==> flow/design.v <==
module dffen(q,d,clk,reset,en);
   parameter N = 1;
   input logic [N-1:0] d;
   input logic 	       clk;
   input logic 	       reset;
   input logic 	       en;
   output logic [N-1:0] q;
   always_ff@(posedge clk)
     begin
	if(reset)
	  begin
	     q <= 1'b0;
	  end
	else
	  begin
	     q <= en ? d : q;
	  end
     end  
endmodule  
module shiftregbit(clk,reset,b,valid,out);
   input logic clk;
   input logic reset;
   input logic b;
   input logic valid;
   parameter W = 32;
   output logic [W-1:0] out;
   for(genvar i = 0; i < W; i = i + 1)
     begin : sr
	if(i==0)
	  begin
	     dffen #(.N(1)) ff (.clk(clk), .reset(reset), .en(valid), .d(b), .q(out[0]));
	  end
	else
	  begin
	     dffen #(.N(1)) ff (.clk(clk), .reset(reset), .en(valid), .d(out[i-1]), .q(out[i]));	     
	  end
     end
endmodule
Step by step through the tools: shiftregbit
What the tools print for shiftregbit, step after step.
Line numbers count from 1 in the design file above.
{ "setup": {"top": "shiftregbit", "clk_port": "clk", "library": "sky130hd", "pvt_corner": "tt_025C_1v80"} }

Word level
Counts by Yosys on the flattened word-level netlist (proc, flatten, opt, wreduce; memories kept). Register bits leave out memories and registers merged into their read ports (data or address); mux counts leave out enables and synchronous resets folded into registers. Print and check cells are left out. Cells with the same type and inputs are merged into one.
{ "word_totals": {"reg_bits": 32, "in_bits": 4, "output_inout_bits": 32, "elab_cells": 32} }

Longest topological paths
Longest topological path by Yosys (ltp), each cell counted once; first at word level (registers and memories cut), then after technology mapping (sequential cells cut; the memories' decode and read muxes count).
{ "logic_depth": {"ltp_word": 0, "ABC_AREA": 0, "depth_mapped": 4, "ltp_nobuf": 2} }

Mapped cells and area
Source: synth_stat.txt of the flow (Yosys; design flattened, memories mapped). It holds for the ABC_AREA given above (unset counts as 0); a run with the other value may have another netlist.
The area totals of this step are shown rounded.
{ "types": {"columns": ["type", "count", "type_area_um2"], "rows": [
  ["sky130_fd_sc_hd__dfxtp_1", 32, 640.614],
  ["sky130_fd_sc_hd__mux2i_1", 32, 320.307],
  ["sky130_fd_sc_hd__buf_4", 32, 240.23],
  ["sky130_fd_sc_hd__nor2_1", 32, 120.115],
  ["sky130_fd_sc_hd__buf_12", 3, 60.058],
  ["sky130_fd_sc_hd__buf_6", 1, 11.261],
  ["sky130_fd_sc_hd__clkbuf_1", 3, 11.261]
]} }
{ "synth_totals": {"cells": 135, "area_mm2": 0.0014, "sequential_area_mm2": 0.000641, "ff_cells": 32, "n_buf": 39} }
The figures by module come from a second, unflattened synthesis with its own total; it is not the netlist above.
{ "unflattened": {"hier_cells": 96, "hier_area_mm2": 0.00108} }
Rows give one instance, submodules left out.
{ "modules": {"columns": ["mod", "n_inst", "cells", "area_mm2", "seq_area_mm2"], "rows": [
  ["dffen #(N=1)", 32, 3, 0.0000338, 0.00002],
  ["shiftregbit", 1, 0, 0, 0]
]} }

Timing after synthesis
OpenSTA on the mapped netlist: ideal clock, no wires. The path of least setup slack (recovery checks aside). Input and output delay are each 20% of the period. Register names are those of the netlist, which keeps one name where synthesis merged equal registers.
{ "synth_timing": {"path_type": "input to register", "startpoint": "in valid", "endpoint": "reg sr[0].genblk1.ff.q", "period_ns": 0.798, "input_delay_ns": 0.160, "setup_time_ns": 0.128, "t_first_pin_ns": 0.160, "arrival_time_ns": 0.625, "required_time_ns": 0.670, "slack_ns": 0.046, "path_delay_ns": 0.593, "stages": 4, "n_path_buf": 2, "period_less_setup_slack_ns": 0.752} }
"path_delay_ns" is the arrival time less input delay plus setup time.
"stages": output pins that drive a net of the path, with the launching flip-flop's if there is one; two outputs of one cell count as two.
"period_less_setup_slack_ns" = period - worst setup slack (recovery checks aside). The figure is calculated, with input and output delays left at 20% of the set period.
{ "synth_via": {"path_cell_list": "sky130_fd_sc_hd__buf_6 -> sky130_fd_sc_hd__buf_12 -> sky130_fd_sc_hd__mux2i_1 -> sky130_fd_sc_hd__nor2_1"} }
{ "synth_rtl": {"columns": ["element", "line_no", "source"], "rows": [
  ["start: declaration", 24, "input logic valid;"],
  ["end: assignment", 12, "q <= 1'b0;"],
  ["end: assignment", 16, "q <= en ? d : q;"],
  ["end: declaration", 7, "output logic [N-1:0] q;"]
]} }
Chain of elaborated cells between the ends: none given.

Timing after layout
Path of least setup slack in the final report of stored run 2 (OpenROAD, finished layout, wires in). Where an end is a register, its clock arrival counts in the times.
{ "layout_timing": {"path_type": "register to output", "startpoint": "reg sr[1].genblk1.ff.q", "endpoint": "out out[1]", "period_ns": 1.06, "out_delay_ns": 0.21, "t_first_pin_ns": 0.33, "arrival_time_ns": 0.79, "required_time_ns": 0.85, "slack_ns": 0.05, "stages": 2, "n_path_buf": 1} }
{ "layout_via": {"path_cell_list": "sky130_fd_sc_hd__dfxtp_2 -> sky130_fd_sc_hd__buf_2", "elab_chain_cells": 0, "cone_cells": 0, "lines_between": 0} }
{ "layout_rtl": {"columns": ["element", "line_no", "source"], "rows": [
  ["start: declaration", 7, "output logic [N-1:0] q;"],
  ["start: assignment", 12, "q <= 1'b0;"],
  ["start: assignment", 16, "q <= en ? d : q;"],
  ["end: declaration", 26, "output logic [W-1:0] out;"]
]} }

Subject: shiftregbit on sky130hd, stored results

Hello all,

Flow measurements of shiftregbit on sky130hd: 2 stored runs with different settings, listed in no order. Input and output delays are each 20% of the period that was set; the output load is 0.01 pF.
"critical_path_time_ns" means the part of the period allowed to the worst setup path (the constraints hold back 20% at inputs and 20% at outputs) less its slack; where the path has registers, the arrival times of their clocks count too.
The measured numbers are rounded.
[
  {
    "run": "stored run 1",
    "settings": { "period_ns": 0.554, "CORE_UTILIZATION": 60, "CORE_ASPECT_RATIO": 0.77, "CORE_MARGIN": 3, "ABC_AREA": 1, "GPL_ROUTABILITY_DRIVEN": 1, "CTS_CLUSTER_SIZE": 25, "CAP_MARGIN": 20, "SLEW_MARGIN": 0 },
    "outcome": "incomplete, routing halted on DPL-0038"
  },
  {
    "run": "stored run 2",
    "settings": { "period_ns": 1.06, "CAP_MARGIN": 20, "CORE_MARGIN": 2, "CORE_UTILIZATION": 40, "SLEW_MARGIN": 20 },
    "results": { "final_setup_tns_ns": 0.000, "critical_path_time_ns": 0.79, "critical_path_type": "register to output", "ws_setup_ns": 0.054, "ws_hold_ns": 0.397, "finish.stdcell_area_mm2": 0.00176, "synthArea_mm2": 0.0014, "die_footprint_mm2": 0.004 }
  }
]

Thanks
